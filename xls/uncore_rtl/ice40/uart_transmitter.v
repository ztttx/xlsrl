==> flow/design.v <==
module uart_transmitter(
  input wire       clk,
  input wire       rst_n,
  input wire [7:0] tx_byte,
  input wire       tx_byte_valid,
  output wire      tx_byte_done_out,
  output wire      tx_out
);
  parameter ClocksPerBaud = 1250;
  localparam CountdownBits = $clog2(ClocksPerBaud);
  localparam CountdownStart = ClocksPerBaud-1;
  localparam
      StateIdle  = 'd0,
      StateStart = 'd1,
      StateFrame = 'd2,
      StateStop  = 'd3;
  localparam StateBits = 2;
  reg                     tx = 1;
  reg                     tx_byte_done = 1;
  reg [StateBits-1:0]     tx_state = StateIdle;
  reg [CountdownBits-1:0] tx_countdown = 0;
  reg [2:0]               tx_bitno = 0;
  reg                     tx_next;
  reg                     tx_byte_done_next;
  reg [StateBits-1:0]     tx_state_next;
  reg [CountdownBits-1:0] tx_countdown_next;
  reg [2:0]               tx_bitno_next;
  assign tx_out           = tx;
  assign tx_byte_done_out = tx_byte_done;
  always @(*) begin   
    tx_state_next = tx_state;
    case (tx_state)
      StateIdle: begin
        if (tx_byte_valid || !tx_byte_done) begin
          tx_state_next = StateStart;
        end
      end
      StateStart: begin
        if (tx_countdown == 0) begin
          tx_state_next = StateFrame;
        end
      end
      StateFrame: begin
        if (tx_countdown == 0 && tx_bitno == 7) begin
          tx_state_next = StateStop;
        end
      end
      StateStop: begin
        if (tx_countdown == 0) begin
          tx_state_next = tx_byte_done ? StateIdle : StateStart;
        end
      end
      default: begin
        tx_state_next     = 1'bX;
      end
    endcase
  end
  always @(*) begin   
    tx_next           = tx;
    tx_byte_done_next = tx_byte_done;
    tx_bitno_next     = tx_bitno;
    tx_countdown_next = tx_countdown;
    case (tx_state)
      StateIdle: begin
        tx_next           = 1;
        tx_bitno_next     = 0;
        tx_countdown_next = CountdownStart;
        tx_byte_done_next = !tx_byte_valid;
      end
      StateStart: begin
        tx_next           = 0;   
        tx_byte_done_next = 0;
        tx_bitno_next     = 0;
        tx_countdown_next = tx_countdown == 0 ? CountdownStart : tx_countdown - 1;
      end
      StateFrame: begin
        tx_next           = tx_byte[tx_bitno];
        tx_byte_done_next = tx_countdown == 0 && tx_bitno == 7;
        tx_bitno_next     = tx_countdown == 0 ? tx_bitno + 1 : tx_bitno;
        tx_countdown_next = tx_countdown == 0 ? CountdownStart : tx_countdown - 1;
      end
      StateStop: begin
        tx_next           = 1;   
        tx_byte_done_next = (tx_byte_done == 0 || tx_byte_valid == 1) ? 0 : 1;
        tx_countdown_next = tx_countdown == 0 ? CountdownStart : tx_countdown - 1;
      end
      default: begin
        tx_next           = 1'bX;
        tx_byte_done_next = 1'bX;
        tx_bitno_next     = 1'bX;
        tx_countdown_next = 1'bX;
      end
    endcase
  end
  always @ (posedge clk) begin
    if (rst_n == 0) begin
      tx           <= 1;
      tx_byte_done <= 1;
      tx_state     <= StateIdle;
      tx_countdown <= 0;
      tx_bitno     <= 0;
    end else begin
      tx           <= tx_next;
      tx_byte_done <= tx_byte_done_next;
      tx_state     <= tx_state_next;
      tx_countdown <= tx_countdown_next;
      tx_bitno     <= tx_bitno_next;
    end
  end
endmodule
== From RTL to reports: uart_transmitter ==
The steps from the RTL of uart_transmitter to its reports follow in flow order.
Line numbers count from 1 in the design file above.
Library cell names are shortened.
A cell with -- has no value.
Design
  top: uart_transmitter
  clock port: clk
  library: sky130hd
  corner: tt_025C_1v80

== Elaborated design ==
Counts by Yosys on the flattened word-level netlist (proc, flatten, opt, wreduce; memories kept). Register bits leave out memories and registers merged into their read ports (data or address). Print and check cells are left out. Cells with the same type and inputs are merged into one.
Storage and ports
  bits in registers: 18
  input port bits: 11
  output and inout bits: 2
  cells after elaboration: 44
Operators by class
  add/sub/neg operators: 2
  equal/unequal tests: 9
  shift operators: 1
  multiplexer cells: 13
  bitwise gates (word level): 2
  reduce/logical cells: 12
Operator list (count)
  11-bit case mux with 2-bit select: 1
  11-bit by 1-bit subtractor with 11-bit output (second input constant): 1
  11-bit zero test: 1
  11-bit two-way mux: 1
  2-bit != test (second input constant): 5
  8-bit by 3-bit indexed select with 1-bit output: 1
  2-bit case mux with 4-bit select: 1
  2-bit two-way mux: 4
  3-bit case mux with 2-bit select: 1
  2-bit == test (second input constant): 2
  2-bit OR reduction: 2
  4-bit AND reduction: 1
  1-bit case mux with 4-bit select: 1
  3-bit by 1-bit adder with 3-bit output (second input constant): 1
  3-bit == test (second input constant): 1
  3-bit OR reduction: 1
  1-bit case mux with 3-bit select: 1
  3-bit two-way mux: 1
  1-bit logical OR: 2
  1-bit NOT: 2
  1-bit zero test: 2
  2-bit by 1-bit == test with 1-bit output (second input constant): 1
  2-bit zero test: 1
  2-bit AND reduction: 1
  1-bit two-way mux: 2
  1-bit logical AND: 1

== Depth ==
Longest topological path by Yosys (ltp), each cell counted once; first at word level (registers and memories cut), then after technology mapping (sequential cells cut; the memories' decode and read muxes count).
Logic depth
  depth in word-level cells: 4
  ABC_AREA: 0
  gate-level depth with buffers: 8
  mapped depth without buffers: 6

== Synthesis result ==
The flow's flattened synthesis, as Yosys stat reports it; memories are mapped. The netlist is that of the ABC_AREA named above (0 if unset); the other value can give another one.
Cell types
  dfxtp_1: count 18, area in all 360.346 um2
  ha_1: count 7, area in all 87.584 um2
  xnor2_1: count 5, area in all 43.792 um2
  inv_1: count 9, area in all 33.782 um2
  a21boi_0: count 4, area in all 30.029 um2
  nor2_1: count 8, area in all 30.029 um2
  a21oi_1: count 5, area in all 25.024 um2
  mux4_2: count 1, area in all 22.522 um2
  o211ai_1: count 3, area in all 22.522 um2
  nor4_4: count 1, area in all 21.27 um2
  mux2i_1: count 2, area in all 20.019 um2
  nand3_1: count 4, area in all 20.019 um2
  or3_1: count 3, area in all 18.768 um2
  nand2_1: count 4, area in all 15.014 um2
  o21ai_1: count 3, area in all 15.014 um2
  or4_1: count 2, area in all 15.014 um2
  o221a_2: count 1, area in all 11.261 um2
  a41o_1: count 1, area in all 10.01 um2
Not listed: further types 20, cells in them 23.
Synthesis totals
  cells in the netlist: 104
  chip area (Yosys): 0.0009672 mm2
  area of sequential cells: 0.0003603 mm2
  flip-flops: 18
  buffers: 3

== Timing after synthesis ==
OpenSTA on the mapped netlist: ideal clock, no wires. The path of least setup slack (recovery checks aside). Input and output delay are each 20% of the period. Register names are those of the netlist, which keeps one name where synthesis merged equal registers.
Timing after synthesis
  kind: register to register
  start point: register tx_countdown[0]
  end point: register tx_countdown[8]
  clock period: 2.68 ns
  setup time: 0.126 ns
  time at the first pin: 0.000 ns
  arrival: 1.767 ns
  data required time: 2.554 ns
  slack: 0.786 ns
  path delay: 1.893 ns
  stages on the path: 9
  buffers on the path: 2
  synthesis period reached: 1.894 ns
"path delay" is the arrival time less input delay plus setup time.
"stages on the path": output pins that drive a net of the path, with the launching flip-flop's if there is one; two outputs of one cell count as two.
"synthesis period reached" is the clock period less the worst setup slack; recovery checks do not enter. This is arithmetic on one report: input and output delays are still those of the set period (20% each).
Between the ends stands the longest chain of elaborated cells between them, by number of cells; it is not shown to be the way that was timed. Of several equally long chains one is given.
Each line given opens the expression or statement behind the cell; cells for indexed reads and writes are added by Yosys, which also makes memories of some case tables.
On the way, after synthesis
  cell sequence: dfxtp_1 -> inv_1 -> ha_1 -> or4b_1 -> buf_2 -> nor4_4 -> or3b_1 -> buf_2 -> a21oi_1
  length of the longest elaborated chain: 3
  elaborated cells on any way between the ends: 4
  classes of those cells: add/sub: 1; mux: 2; reduce/logical: 1
Ends and longest elaborated chain, after synthesis
  start, declared: line 21  | reg [CountdownBits-1:0] tx_countdown = 0;
  start, assigned: line 100  | tx_countdown <= 0;
  start, assigned: line 106  | tx_countdown <= tx_countdown_next;
  11-bit by 1-bit subtractor with 11-bit output: line 85  | tx_countdown_next = tx_countdown == 0 ? CountdownStart : tx_countdown - 1;
  11-bit two-way mux: line 85
  11-bit case mux with 2-bit select: line 63  | case (tx_state)
  end, assigned: line 100
  end, assigned: line 106
  end, declared: line 21

== Path in the finished layout ==
From the final timing report of stored run 1: the path of least setup slack in the routed layout; clock arrival at registers is part of the times.
Timing post-layout
  kind: register to register
  start point: register tx_countdown[1]
  end point: register tx_bitno[0]
  clock period: 1.85 ns
  setup time: 0.06 ns
  time at the first pin: 0.30 ns
  arrival: 1.99 ns
  data required time: 2.09 ns
  slack: 0.10 ns
  stages on the path: 8
  buffers on the path: 1
Between the ends stands the longest chain of elaborated cells between them, by number of cells; it is not shown to be the way that was timed. Of several equally long chains one is given.
On the way, post-layout
  cell sequence: dfxtp_1 -> inv_1 -> ha_1 -> or4b_4 -> nor4_4 -> buf_6 -> nand4b_1 -> o21ai_1
  length of the longest elaborated chain: 3
  elaborated cells on any way between the ends: 5
  classes of those cells: eq/ne: 1; mux: 2; reduce/logical: 2
Ends and longest elaborated chain, post-layout
  start, declared: line 21  | reg [CountdownBits-1:0] tx_countdown = 0;
  start, assigned: line 100  | tx_countdown <= 0;
  start, assigned: line 106  | tx_countdown <= tx_countdown_next;
  11-bit zero test: line 79  | tx_bitno_next     = tx_countdown == 0 ? tx_bitno + 1 : tx_bitno;
  3-bit two-way mux: line 79
  3-bit case mux with 2-bit select: line 63  | case (tx_state)
  end, assigned: line 101  | tx_bitno     <= 0;
  end, assigned: line 107  | tx_bitno     <= tx_bitno_next;
  end, declared: line 22  | reg [2:0]               tx_bitno = 0;

Add stored flow runs of uart_transmitter

Measured data: module uart_transmitter, platform sky130hd, 2 stored runs of the flow under differing settings, order arbitrary. Input and output delays are each 20% of the period that was set; the output load is 0.01 pF.
"period reached" means the clock period less the worst setup slack. The figure is calculated, with input and output delays left at 20% of the set period.
"total design power" rests on the timing tool's default activity at the inputs, not on a simulated workload.

==> stored run 1: settings <==
{ "period_ns": 1.85, "CAP_MARGIN": 20, "CORE_MARGIN": 2, "CORE_UTILIZATION": 40, "SLEW_MARGIN": 20 }
==> stored run 1: results <==
post-route setup TNS: 0.000 ns
synthesized cell area: 0.0009672 mm2
total design power: 1.613 mW
final utilization: 55.7 %
die area: 0.0028271 mm2
setup slack of the critical path: 0.103 ns
lowest hold slack: 0.484 ns
period reached: 1.747 ns
standard-cell area after layout: 0.0012562 mm2

==> stored run 2: settings <==
{ "period_ns": 1.37, "CORE_UTILIZATION": 68, "SETUP_SLACK_MARGIN": -0.1, "CORE_MARGIN": 6, "CELL_PAD_IN_SITES_GLOBAL_PLACEMENT": 2, "CELL_PAD_IN_SITES_DETAIL_PLACEMENT": 0, "TNS_END_PERCENT": 75, "ABC_AREA": 0, "MAX_ROUTING_LAYER": "met5", "CAP_MARGIN": 20, "SLEW_MARGIN": 20 }
==> stored run 2: results <==
not finished: placement ended with error GPL-0301
