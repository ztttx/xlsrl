==> flow/design.v <==
module uart_receiver(
    input wire        clk,
    input wire        rst_n,
    input wire        rx,
    input wire        rx_byte_done,
    output wire       clear_to_send_out,
    output wire [7:0] rx_byte_out,
    output wire       rx_byte_valid_out
);
  parameter ClocksPerBaud = 1250;
  localparam QuarterBaud   = (ClocksPerBaud >> 2);
  localparam CountdownStart = QuarterBaud-1;
  localparam CountdownBits = $clog2(ClocksPerBaud >> 1);
  localparam
    StateIdle              = 'd0,
    StateStart             = 'd1,
    StateData              = 'd2,
    StateStop              = 'd3,
    StateInconsistentError = 'd4,
    StateClobberError      = 'd5,
    StateStopBitError      = 'd6;
  localparam StateBits = 3;
  reg [StateBits-1:0]     state         = StateIdle;
  reg [2:0]               samples       = 0;
  reg [1:0]               sample_count  = 0;
  reg [2:0]               data_bitno    = 0;
  reg [CountdownBits-1:0] rx_countdown  = 0;
  reg [7:0]               rx_byte       = 0;
  reg                     rx_byte_valid = 0;
  reg [StateBits-1:0]     state_next;
  reg [2:0]               samples_next;
  reg [1:0]               sample_count_next;
  reg [2:0]               data_bitno_next;
  reg [CountdownBits-1:0] rx_countdown_next;
  reg [7:0]               rx_byte_next;
  reg                     rx_byte_valid_next;
  assign clear_to_send_out =
    (state == StateIdle || state == StateStop) && (rx_byte_valid == 0) && (rx == 1);
  assign rx_byte_out       = rx_byte;
  assign rx_byte_valid_out = rx_byte_valid;
  wire ready_to_transition;
  assign ready_to_transition = rx_countdown == 0 && sample_count == 3;
  wire samples_consistent;
  assign samples_consistent = &(samples) == |(samples);
  always @(*) begin   
    state_next = state;
    case (state)
      StateIdle: begin
        if (rx == 0) begin
          state_next = rx_byte_valid ? StateClobberError : StateStart;
        end
      end
      StateStart: begin
        if (rx_countdown == 0 && sample_count == 3) begin
          state_next = samples_consistent ? StateData : StateInconsistentError;
        end
      end
      StateData: begin
        if (rx_countdown == 0 && sample_count == 3) begin
          if (!samples_consistent) begin
            state_next = StateInconsistentError;
          end else if (data_bitno == 7) begin
            state_next = StateStop;
          end else begin
            state_next = StateData;
          end
        end
      end
      StateStop: begin
        if (rx_countdown == 0 && sample_count == 3) begin
          if (&(samples) != 1) begin
            state_next = StateStopBitError;
          end else if (rx == 0) begin
            state_next = StateStart;
          end else begin
            state_next = StateIdle;
          end
        end
      end
      StateInconsistentError,StateClobberError,StateStopBitError: begin
      end
      default: begin
        state_next = 3'hX;
      end
    endcase
  end
  always @(*) begin   
    samples_next       = samples;
    sample_count_next  = sample_count;
    data_bitno_next    = data_bitno;
    rx_countdown_next  = rx_countdown;
    rx_byte_next       = rx_byte;
    rx_byte_valid_next = rx_byte_valid;
    case (state)
      StateIdle: begin
        samples_next = 0;
        sample_count_next = 0;
        rx_countdown_next = CountdownStart;
        data_bitno_next = 0;
        rx_byte_valid_next = rx_byte_valid && !rx_byte_done;
      end
      StateStart: begin
        if (rx_countdown == 0) begin
          samples_next[sample_count] = rx;
          sample_count_next = sample_count + 1;
          rx_countdown_next = CountdownStart;
        end else begin
          rx_countdown_next = rx_countdown - 1;
        end
        rx_byte_next = 0;
        data_bitno_next = 0;
      end
      StateData: begin
        if (rx_countdown == 0) begin
          if (sample_count == 3) begin
            rx_byte_next = {samples[0], rx_byte[7:1]};
            rx_byte_valid_next = data_bitno == 7 && samples_consistent;
            data_bitno_next = data_bitno + 1;
            sample_count_next = 0;
          end else begin
            samples_next[sample_count] = rx;
            sample_count_next = sample_count + 1;
          end
          rx_countdown_next = CountdownStart;
        end else begin
          rx_countdown_next = rx_countdown - 1;
        end
      end
      StateStop: begin
        rx_byte_valid_next = rx_byte_valid == 0 || rx_byte_done ? 0 : 1;
        data_bitno_next = 0;
        if (rx_countdown == 0) begin
          samples_next[sample_count] = rx;
          sample_count_next = sample_count + 1;
          rx_countdown_next = CountdownStart;
        end else begin
          rx_countdown_next = rx_countdown - 1;
        end
      end
      StateInconsistentError,StateClobberError,StateStopBitError: begin
        rx_byte_next = 'hff;
        rx_byte_valid_next = 0;
      end
      default: begin
        samples_next       = 'hX;
        sample_count_next  = 'hX;
        data_bitno_next    = 'hX;
        rx_countdown_next  = 'hX;
        rx_byte_next       = 'hX;
        rx_byte_valid_next = 'hX;
      end
    endcase
  end
  always @ (posedge clk) begin
    if (rst_n == 0) begin
      state         <= StateIdle;
      samples       <= 0;
      sample_count  <= 0;
      data_bitno    <= 0;
      rx_countdown  <= 0;
      rx_byte       <= 0;
      rx_byte_valid <= 0;
    end else begin
      state         <= state_next;
      samples       <= samples_next;
      sample_count  <= sample_count_next;
      data_bitno    <= data_bitno_next;
      rx_countdown  <= rx_countdown_next;
      rx_byte       <= rx_byte_next;
      rx_byte_valid <= rx_byte_valid_next;
    end
  end
endmodule
==> Tool chain data of uart_receiver <==
The steps from the RTL of uart_receiver to its reports follow in flow order.
Line numbers count from 1 in the design file above.
Operators: Yosys type, input widths -> output width; for muxes data width and select width s.
{ "setup": {"design": "uart_receiver", "clk_port": "clk", "library": "sky130hd", "corner": "tt_025C_1v80"} }

==> Elaborated design <==
Source: Yosys, flattened and elaborated, memories not mapped. Widths are those after wreduce. Registers that Yosys merges into a memory's read port (data or address) are not register bits. Print and check cells do not count.
{ "bits": {"wordCells": 93, "out_inout_bits": 10, "inputBits": 4, "ff_bits": 30} }
{ "op_classes": {"mux": 31, "equal": 18, "addsub": 4, "n_shift": 2, "n_reduce_logical": 24, "n_logic": 7} }
{ "op_table": {"columns": ["operator", "count"], "rows": [
  ["$mux 3", 13],
  ["$pmux 8 s3", 1],
  ["$pmux 10 s2", 1],
  ["$reduce_and 3->1", 6],
  ["$mux 8", 2],
  ["$ne 2x2->1 const B", 7],
  ["$eq 3x3->1 const B", 4],
  ["$reduce_or 3->1", 4],
  ["$pmux 3 s4", 1],
  ["$sub 10x1->10 const B", 1],
  ["$logic_not 10->1", 1],
  ["$mux 10", 1],
  ["$pmux 3 s3", 1],
  ["$eq 3x2->1 const B", 2],
  ["$pmux 3 s2", 1],
  ["$pmux 2 s3", 1],
  ["$mux 2", 3],
  ["$logic_and 1x1->1", 5],
  ["$reduce_and 5->1", 1],
  ["$mux 1", 5],
  ["$not 1->1", 4],
  ["$reduce_or 2->1", 2],
  ["$reduce_and 4->1", 1],
  ["$pmux 1 s4", 1],
  ["$shift 1x3->3", 1],
  ["$shift 1x3->3 const A", 1],
  ["$neg 2->3", 1],
  ["$add 3x1->3 const B", 1]
]} }
Not listed: further kinds 12, cells in them 13.

==> Depth <==
Longest topological path by Yosys (ltp), each cell counted once; first at word level (registers and memories cut), then after technology mapping (sequential cells cut; the memories' decode and read muxes count).
{ "logic_depth": {"ltp_word": 8, "ABC_AREA": 0, "mapped_depth": 8, "ltp_nobuf": 6} }

==> Mapped cells and area <==
Source: synth_stat.txt of the flow (Yosys; design flattened, memories mapped). It holds for the ABC_AREA given above (unset counts as 0); a run with the other value may have another netlist.
The area totals of this step are shown rounded.
{ "types": {"columns": ["type", "count"], "rows": [
  ["sky130_fd_sc_hd__dfxtp_1", 30],
  ["sky130_fd_sc_hd__o21ai_0", 22],
  ["sky130_fd_sc_hd__o211a_1", 9],
  ["sky130_fd_sc_hd__ha_1", 7],
  ["sky130_fd_sc_hd__a21oi_1", 15],
  ["sky130_fd_sc_hd__nand2_1", 15],
  ["sky130_fd_sc_hd__mux2i_1", 5],
  ["sky130_fd_sc_hd__nor2_1", 10],
  ["sky130_fd_sc_hd__inv_1", 9],
  ["sky130_fd_sc_hd__a32o_1", 3],
  ["sky130_fd_sc_hd__nand3_1", 6],
  ["sky130_fd_sc_hd__o211ai_1", 4],
  ["sky130_fd_sc_hd__clkbuf_1", 7],
  ["sky130_fd_sc_hd__and3_1", 4],
  ["sky130_fd_sc_hd__o21a_1", 3],
  ["sky130_fd_sc_hd__buf_2", 4],
  ["sky130_fd_sc_hd__nor3_2", 2],
  ["sky130_fd_sc_hd__a31oi_1", 3]
]} }
Not listed: further types 42, cells in them 54.
{ "synth_totals": {"area_um2": 1820, "stdcells": 212, "ff_cells": 30, "buf_cells": 13} }

==> Worst setup path after synthesis <==
Source: OpenSTA report_checks on the synthesized netlist (no wires, ideal clock, input and output delay 20% of the period each), path of least setup slack; recovery checks are left aside. Register names are those of the netlist, which keeps one name where synthesis merged equal registers.
{ "synth_timing": {"path_type": "register -> register", "startpoint": "register rx_countdown[0]", "endpoint": "register rx_byte[0]", "slack_ns": 0.177, "period_ns": 1.92, "launch_ns": 0.000, "path_delay_ns": 1.743, "path_buffers": 2, "setup_time_ns": 0.116, "required_ns": 1.804, "t_arrival_ns": 1.627, "path_stages": 9, "period_less_setup_slack_ns": 1.743} }
"path_delay_ns" = arrival - input delay + setup time.
"path_stages" counts driving pins, that of a launching flip-flop among them; a cell with two outputs on the path counts twice.
"period_less_setup_slack_ns" is the clock period less the worst setup slack; recovery checks do not enter. This is arithmetic on one report: input and output delays are still those of the set period (20% each).
The rows between start and end are the longest chain of elaborated cells between them; the timing report does not say that the signal goes this way. Where chains are equally long, one stands for them.
A line is the first line of the expression or statement that the cell stems from. Yosys adds cells for indexed reads and writes and turns some case tables into memories.
{ "synth_via": {"path_cell_list": "sky130_fd_sc_hd__dfxtp_1 sky130_fd_sc_hd__inv_1 sky130_fd_sc_hd__ha_1 sky130_fd_sc_hd__nor3b_4 sky130_fd_sc_hd__and4_1 sky130_fd_sc_hd__buf_2 sky130_fd_sc_hd__or2_1 sky130_fd_sc_hd__buf_4 sky130_fd_sc_hd__o211a_1", "elab_chain_cells": 3} }
{ "synth_rtl": {"columns": ["item", "line", "rtl"], "rows": [
  ["from (decl)", 27, "reg [CountdownBits-1:0] rx_countdown  = 0;"],
  ["from (assign)", 160, "rx_countdown  <= 0;"],
  ["from (assign)", 168, "rx_countdown  <= rx_countdown_next;"],
  ["$logic_not 10->1", 114, "if (rx_countdown == 0) begin"],
  ["$mux 8", 114, null],
  ["$pmux 8 s3", 94, "case (state)"],
  ["to (assign)", 161, "rx_byte       <= 0;"],
  ["to (assign)", 169, "rx_byte       <= rx_byte_next;"],
  ["to (decl)", 28, "reg [7:0]               rx_byte       = 0;"]
]} }

==> Timing after layout <==
Path of least setup slack in the final report of job 1 (OpenROAD, finished layout, wires in). Where an end is a register, its clock arrival counts in the times.
{ "layout_timing": {"path_type": "register -> output", "startpoint": "register state[2]", "endpoint": "output clear_to_send_out", "required_ns": 1.90, "path_buffers": 1, "slack_ns": 0.15, "t_arrival_ns": 1.75, "output_delay_ns": 0.47, "period_ns": 2.37, "launch_ns": 0.28, "path_stages": 4} }
The rows between start and end are the longest chain of elaborated cells between them; the timing report does not say that the signal goes this way. Where chains are equally long, one stands for them.
{ "layout_via": {"path_cell_list": "sky130_fd_sc_hd__dfxtp_1 sky130_fd_sc_hd__nor2_1 sky130_fd_sc_hd__and3_1 sky130_fd_sc_hd__clkdlybuf4s50_1", "elab_chain_cells": 4} }
{ "layout_rtl": {"columns": ["item", "line", "rtl"], "rows": [
  ["from (decl)", 23, "reg [StateBits-1:0]     state         = StateIdle;"],
  ["from (assign)", 156, "state         <= StateIdle;"],
  ["from (assign)", 164, "state         <= state_next;"],
  ["$logic_not 3->1", 38, "(state == StateIdle || state == StateStop) && (rx_byte_valid == 0) && (rx == 1);"],
  ["$logic_or 1x1->1", 38, null],
  ["$logic_and 1x1->1 (2 in a row)", 38, null],
  ["to (decl)", 6, "output wire       clear_to_send_out,"]
]} }

Add stored flow runs of uart_receiver

Measured data: module uart_receiver, platform sky130hd, 2 stored runs of the flow under differing settings, order arbitrary. Input and output delays are each 20% of the period that was set; the output load is 0.01 pF.
"period achieved" means the clock period less the worst setup slack. The figure is calculated, with input and output delays left at 20% of the set period.
By "worst setup path time" is meant the share of the clock period that the worst setup path is allowed (20% is reserved at inputs, 20% at outputs), minus its slack. Clock arrival times at its registers enter into it.
"total power after layout" rests on the timing tool's default activity at the inputs, not on a simulated workload.
Values from the reports are rounded here.

==> job 1: settings <==
{ "period_ns": 2.37, "CORE_UTILIZATION": 55, "CORE_ASPECT_RATIO": 1.89, "CORE_MARGIN": 3, "TNS_END_PERCENT": 90, "CAP_MARGIN": 35, "SLEW_MARGIN": 25, "MAX_ROUTING_LAYER": "met4" }
==> job 1: results <==
worst setup path time: 1.75 ns
worst path kind: register -> output
worst hold slack in the final report: 0.482 ns
std-cell area (final layout): 2,100 um^2
smallest setup slack: 0.145 ns
period achieved: 2.225 ns
utilization after layout: 66.6 %
synthesis area: 1,820 um^2
total power after layout: 2.87 mW
summed negative setup slack: 0.000 ns
die outline area: 4,080 um^2

==> job 2: settings <==
{ "period_ns": 1.59, "CORE_UTILIZATION": 66, "SETUP_SLACK_MARGIN": 0.21, "PLACE_DENSITY_LB_ADDON": 0.16, "CORE_MARGIN": 3, "ABC_AREA": 1, "CAP_MARGIN": 20, "SLEW_MARGIN": 20 }
==> job 2: results <==
stopped before the end: routing reported DPL-0038
